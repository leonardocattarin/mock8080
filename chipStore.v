==> flow/design.v <==
module	Module_FrequencyDivider	(	clk_in,
					period,
					clk_out);
input		clk_in;
input	[29:0]	period;
output		clk_out;
reg		clk_out;
reg	[29:0]	counter;
always @(posedge clk_in) begin
	if (counter >= (period - 1)) begin
		counter <= 0;
		clk_out <= ~clk_out;
	end else
		counter <= counter + 1;
end
endmodule
module	Module_Counter_8_bit	(	clk_in,
					limit,
					out,
					carry);
input		clk_in;
input	[7:0]	limit;
output	[7:0]	out;
output		carry;
reg	[7:0]	out;
reg		carry;
always @(posedge clk_in) begin
	if (out >= (limit - 8'b00000001)) begin
		out <= 0;
		carry <= 1;
	end else if (out == 0) begin
		out <= 1;
		carry <= 0;
	end else
		out <= out + 1;
end
endmodule
module	Module_SynchroCounter_8_bit_SR	(	qzt_clk,
						clk_in,
						reset,
						set,
						presetValue,
						limit,
						out,
						carry);
input		qzt_clk;
input		clk_in;
input		reset;
input		set;
input	[7:0]	presetValue;
input	[7:0]	limit;
output	[7:0]	out;
output		carry;
reg	[7:0]	out;
reg		carry;
reg		clk_in_old;
always @(posedge qzt_clk) begin
	if (reset) begin
		out <= 0;
		carry <= 0;
	end else if (set) begin
		out <= presetValue;
		carry <= 0;
	end else if (!clk_in_old & clk_in) begin
		if (out >= (limit - 8'b00000001)) begin
			out <= 0;
			carry <= 1;
		end else if (out == 0) begin
			out <= 1;
			carry <= 0;
		end else
			out <= out + 1;
	end
	clk_in_old <= clk_in;
end
endmodule
module	Module_Ladder_8_bit_SR	(	qzt_clk,
						clk_in,
						pulse_up,
						pulse_down,
						reset,
						set,
						presetValue,
						limit,
						out,
						carry);
input		qzt_clk;
input		clk_in;
input		pulse_up;
input		pulse_down;
input		reset;
input		set;
input	[7:0]	presetValue;
input	[7:0]	limit;
output	[7:0]	out;
output		carry;
reg	[7:0]	out;
reg		carry;
reg		clk_in_old;
reg 	pulse_down_old;
reg 	pulse_up_old ;
always @(posedge qzt_clk) begin
	if (reset) begin
		out <= 0;
		carry <= 0;
	end else if (set) begin
		out <= presetValue;
		carry <= 0;
	end else if (!clk_in_old & clk_in) begin
		if (pulse_up && !pulse_up_old) begin
			if (out >= (limit - 8'b00000001)) begin
				out <= 0;
				carry <= 1;
			end else begin
				out <= out + 1;
			end
		end
		if (pulse_down && !pulse_down_old) begin
			if (out == 0) begin
				out <= limit - 8'b00000001;
			end else begin
				out <= out - 1;
			end
		end
		if(carry)
			carry<=0;
		pulse_down_old <= pulse_down;
		pulse_up_old <= pulse_up;
	end
	clk_in_old <= clk_in;
end
endmodule
module	Module_Multiplexer_2_input_8_bit_sync	(	clk_in,
							address,
							input_0,
							input_1,
							mux_output);
input		clk_in;
input		address;
input	[7:0]	input_0;
input	[7:0]	input_1;
output	[7:0]	mux_output;
reg	[7:0]	mux_output;
always @(posedge clk_in) begin
	mux_output <= (address)? input_1 : input_0;
end
endmodule
module Module_Monostable	(	clk_in,
					monostable_input,
					N,
					monostable_output);
input		clk_in;
input		monostable_input;
input	[27:0]	N;
output		monostable_output;
reg		monostable_output;
reg		monostable_input_old;
reg 	[27:0]	counter;
always @(posedge clk_in) begin
	if (counter == 0) begin
		if (!monostable_input_old & monostable_input) begin
			counter <= ((N)? N : 28'b0000000011110100001001000000) - 1;
			monostable_output <= 1;
		end else
			monostable_output <= 0;
	end else
		counter <= counter - 1;
	monostable_input_old <= monostable_input;
end
endmodule
module Module_Monostable_enforced	(	clk_in,
					monostable_input,
					N,
					monostable_output);
input		clk_in;
input		monostable_input;
input	[27:0]	N;
output		monostable_output;
reg		monostable_output;
reg		monostable_input_old;
reg 	[27:0]	counter;
always @(posedge clk_in) begin
	if (counter == 0) begin
		if (!monostable_input_old & monostable_input) begin
			counter <= ((N)? N : 28'b0000000011110100001001000000) - 1;
			monostable_output <= 1;
		end else
			monostable_output <= 0;
	end else if(monostable_input)begin
		counter <= ((N)? N : 28'b0000000011110100001001000000) - 1;
	end else
		counter <= counter - 1;
	monostable_input_old <= monostable_input;
end
endmodule
module Module_ToggleFlipFlop	(	clk_in,
					ff_input,
					ff_output);
input		clk_in;
input		ff_input;
output		ff_output;
reg		ff_output;
reg		ff_input_previous;
always @(posedge clk_in) begin
	if (!ff_input_previous & ff_input) begin
		ff_output <= ~ff_output;
	end
	ff_input_previous <= ff_input;
end
endmodule
module	Module_Latch_16_bit	(	clk_in,
					holdFlag,
					twoByteInput,
					twoByteOuput);
input		clk_in;
input		holdFlag;
input	[15:0]	twoByteInput;
output	[15:0]	twoByteOuput;
reg	[15:0]	twoByteOuput;
always @(posedge clk_in) begin
	if (!holdFlag) twoByteOuput <= twoByteInput;
end
endmodule
### Step by step through the tools: Module_Monostable

Tool output for the design above, in the order of the flow.
Lines are those of the file above, counted from 1.
Not given: n/a

| inputs | value |
|---|---|
| top | Module_Monostable |
| clock | clk_in |
| library | sky130hd |
| timing corner | tt_025C_1v80 |

### Word level

Source: Yosys, flattened and elaborated, memories not mapped. Widths are those after wreduce. Registers that Yosys merges into a memory's read port (data or address) are not register bits. Print and check cells do not count. Equal cells are merged and count once.

| operators by class | value |
|---|---|
| add/subtract/negate cells | 2 |
| multipliers | 0 |
| divide/modulo/power cells | 0 |
| $lt $le $gt $ge | 0 |
| equality and inequality tests | 1 |
| shifts and indexed selects | 0 |
| multiplexer cells | 4 |
| bitwise logic cells | 1 |
| reduce/logical cells | 3 |

Operators with widths:

| operator | number |
|---|---|
| 28-bit 2-to-1 mux | 3 |
| 28-bit by 1-bit subtractor with 28-bit output with constant B | 2 |
| 28-bit zero test | 1 |
| 28-bit nonzero test | 1 |
| 2-bit by 1-bit inequality test with 1-bit output with constant B | 1 |
| 1-bit AND | 1 |
| 1-bit zero test | 1 |
| 1-bit 2-to-1 mux | 1 |

| storage and ports | value |
|---|---|
| bits in registers | 30 |
| latch bits | 0 |
| bits in writable memories | 0 |
| bits in read-only memories | 0 |
| word width x clocked read ports | 0 |
| memories kept | 0 |
| input bits | 30 |
| output and inout bits | 1 |

### Depth

Yosys ltp: most cells in a row. Word level: on the elaborated netlist, between registers, memories and ports. Mapped: between sequential cells and ports; inverters and the memories' decode and read muxes count.

| logic depth | value |
|---|---|
| depth after elaboration | 5 |
| ABC_AREA | 0 |
| gate-level depth with buffers | 14 |
| depth with buffers taken out | 12 |

### Mapped cells and area

The flow's flattened synthesis, as Yosys stat reports it; memories are mapped. The netlist is that of the ABC_AREA named above (0 if unset); the other value can give another one.
The area totals of this step are shown rounded.

| synthesis totals | value |
|---|---|
| standard cells after synthesis | 259 |
| synthesis area | 2367 µm² |
| area of sequential cells | 890.9 µm² |
| flip-flops | 30 |

Cells by type:

| cell | number | area in all (µm²) |
|---|---|---|
| sky130_fd_sc_hd__edfxtp_1 | 29 | 870.835 |
| sky130_fd_sc_hd__nor2_1 | 36 | 135.13 |
| sky130_fd_sc_hd__xnor2_1 | 13 | 113.859 |
| sky130_fd_sc_hd__a21oi_1 | 22 | 110.106 |
| sky130_fd_sc_hd__o21ai_0 | 14 | 70.067 |
| sky130_fd_sc_hd__nor3_1 | 12 | 60.058 |
| sky130_fd_sc_hd__nor4_1 | 9 | 56.304 |
| sky130_fd_sc_hd__nand2_1 | 13 | 48.797 |
| sky130_fd_sc_hd__nor3_2 | 4 | 40.038 |
| sky130_fd_sc_hd__buf_2 | 7 | 35.034 |
| sky130_fd_sc_hd__nand3_1 | 7 | 35.034 |
| sky130_fd_sc_hd__xor2_1 | 4 | 35.034 |
| sky130_fd_sc_hd__or3_1 | 5 | 31.28 |
| sky130_fd_sc_hd__mux2i_1 | 3 | 30.029 |
| sky130_fd_sc_hd__o211ai_1 | 4 | 30.029 |
| sky130_fd_sc_hd__o31ai_1 | 4 | 30.029 |
| sky130_fd_sc_hd__inv_1 | 7 | 26.275 |
| sky130_fd_sc_hd__o2111ai_1 | 3 | 26.275 |

Not listed: further types 41, cells in them 63.

### Worst setup path after synthesis

OpenSTA on the mapped netlist: ideal clock, no wires. The path of least setup slack (recovery checks aside). Input and output delay are each 20% of the period. Register names are those of the netlist, which keeps one name where synthesis merged equal registers.

| timing path after synthesis | value |
|---|---|
| path kind | reg-to-reg |
| from | register counter[5] |
| to | register counter[26] |
| period | 3.45 ns |
| library setup time | 0.260 ns |
| arrival time | 2.826 ns |
| data required time | 3.190 ns |
| slack | 0.364 ns |
| path delay | 3.086 ns |
| stages | 15 |
| buffers on the path | 2 |
| period reached after synthesis | 3.086 ns |

"path delay" is the arrival time less input delay plus setup time.
"stages" counts driving pins, that of a launching flip-flop among them; a cell with two outputs on the path counts twice.
"period reached after synthesis" is the clock period less the worst setup slack; recovery checks do not enter. This is arithmetic on one report: input and output delays are still those of the set period (20% each).
Between the ends stands the longest chain of elaborated cells between them, by number of cells; it is not shown to be the way that was timed. Of several equally long chains one is given.
A line is the first line of the expression or statement that the cell stems from. Yosys adds cells for indexed reads and writes and turns some case tables into memories.
Ways into the end's enable are left out, as the timed path ends at the data pin.

| between the ends, after synthesis | value |
|---|---|
| cells stage by stage | sky130_fd_sc_hd__edfxtp_1 > sky130_fd_sc_hd__nor4_1 > sky130_fd_sc_hd__and4_4 > sky130_fd_sc_hd__nand3_4 > sky130_fd_sc_hd__inv_2 > sky130_fd_sc_hd__buf_2 > sky130_fd_sc_hd__buf_2 > sky130_fd_sc_hd__a21oi_1 > sky130_fd_sc_hd__ha_1 > sky130_fd_sc_hd__nand3b_1 > sky130_fd_sc_hd__or2_2 > sky130_fd_sc_hd__a211oi_1 > sky130_fd_sc_hd__o2111ai_2 > sky130_fd_sc_hd__nor3_1 > sky130_fd_sc_hd__xnor2_1 |
| cells in the longest elaborated chain | 2 |
| elaborated cells on any way between the ends | 3 |
| source lines of those cells | 2 |
| classes of those cells | add/sub: 1; mux: 1; reduce/logical: 1 |

RTL lines, path after synthesis:

| element | line | RTL |
|---|---|---|
| start: declaration | 158 | `reg [27:0] counter;` |
| start: assignment | 162 | `counter <= ((N)? N : 28'b0000000011110100001001000000) - 1;` |
| start: assignment | 167 | `counter <= counter - 1;` |
| 28-bit by 1-bit subtractor with 28-bit output | 167 |  |
| 28-bit 2-to-1 mux | 160 | `if (counter == 0) begin` |
| end: assignment | 162 |  |
| end: assignment | 167 |  |
| end: declaration | 158 |  |

### Path in the finished layout

Path of least setup slack in the final report of run 2 (OpenROAD, finished layout, wires in). Where an end is a register, its clock arrival counts in the times.

| timing path post-layout | value |
|---|---|
| path kind | reg-to-reg |
| from | register counter[22] |
| to | register counter[26] |
| period | 4.18 ns |
| library setup time | 0.25 ns |
| arrival time | 3.35 ns |
| data required time | 4.22 ns |
| slack | 0.87 ns |
| stages | 13 |
| buffers on the path | 0 |

Between the ends stands the longest chain of elaborated cells between them, by number of cells; it is not shown to be the way that was timed. Of several equally long chains one is given.
Ways into the end's enable are left out, as the timed path ends at the data pin.

| between the ends, post-layout | value |
|---|---|
| cells stage by stage | sky130_fd_sc_hd__edfxtp_1 > sky130_fd_sc_hd__nor4_1 > sky130_fd_sc_hd__and4_4 > sky130_fd_sc_hd__nand3_4 > sky130_fd_sc_hd__inv_2 > sky130_fd_sc_hd__a21oi_1 > sky130_fd_sc_hd__ha_1 > sky130_fd_sc_hd__nand3b_1 > sky130_fd_sc_hd__or2_2 > sky130_fd_sc_hd__a211oi_1 > sky130_fd_sc_hd__o2111ai_2 > sky130_fd_sc_hd__nor3_1 > sky130_fd_sc_hd__xnor2_1 |
| cells in the longest elaborated chain | 2 |
| elaborated cells on any way between the ends | 3 |
| source lines of those cells | 2 |
| classes of those cells | add/sub: 1; mux: 1; reduce/logical: 1 |

RTL lines, path post-layout:

| element | line | RTL |
|---|---|---|
| start: declaration | 158 | `reg [27:0] counter;` |
| start: assignment | 162 | `counter <= ((N)? N : 28'b0000000011110100001001000000) - 1;` |
| start: assignment | 167 | `counter <= counter - 1;` |
| 28-bit by 1-bit subtractor with 28-bit output | 167 |  |
| 28-bit 2-to-1 mux | 160 | `if (counter == 0) begin` |
| end: assignment | 162 |  |
| end: assignment | 167 |  |
| end: declaration | 158 |  |

FLOW RESULTS
============

Module Module_Monostable, platform sky130hd: 2 stored runs of the flow (Yosys, OpenROAD) with differing settings, in no particular order. Input and output delays are each 20% of the period that was set; the output load is 0.01 pF.
"clock period achieved" = clock period - worst setup slack. The figure is calculated, with input and output delays left at 20% of the set period.
"time on the worst setup path": the worst setup path's part of the clock period (all of it between registers, 20% less for each end at a port) less its slack. A launch clock that arrives late makes it longer, a capture clock that arrives late makes it shorter.
"total power after layout": no workload was simulated; the value follows from the tool's default switching activity.
The results are shown rounded.
Among the settings, . means not set for that run.
Among the results, . means that no value is shown for the run.

| run name | period_ns | CORE_UTILIZATION | PLACE_DENSITY | CORE_ASPECT_RATIO | CORE_MARGIN | TNS_END_PERCENT | GPL_TIMING_DRIVEN | CAP_MARGIN | MAX_ROUTING_LAYER | SLEW_MARGIN | synthesis area (µm²) | total die area (µm²) | standard-cell area after routing (µm²) | utilization of the finished layout | worst setup slack after layout (ns) | setup total negative slack (ns) | lowest hold slack (ns) | total power after layout (W) | clock period achieved (ns) | time on the worst setup path (ns) | type of the worst setup path |
|---|---|---|---|---|---|---|---|---|---|---|---|---|---|---|---|---|---|---|---|---|---|
| run 1 | 2.51 | 66 | 0.7 | 0.58 | 4 | 90 | 0 | 30 | met5 | 20 | . | . | . | . | . | . | . | . | . | . | . |
| run 2 | 4.18 | 40 | . | . | 2 | . | . | 20 | . | 20 | 2367 | 6550 | 2868 | 0.493 | 0.867 | 0.000 | 0.514 | 0.0009564 | 3.313 | 3.31 | reg-to-reg |

Run 1: stopped before the end: clock tree synthesis reported DPL-0038
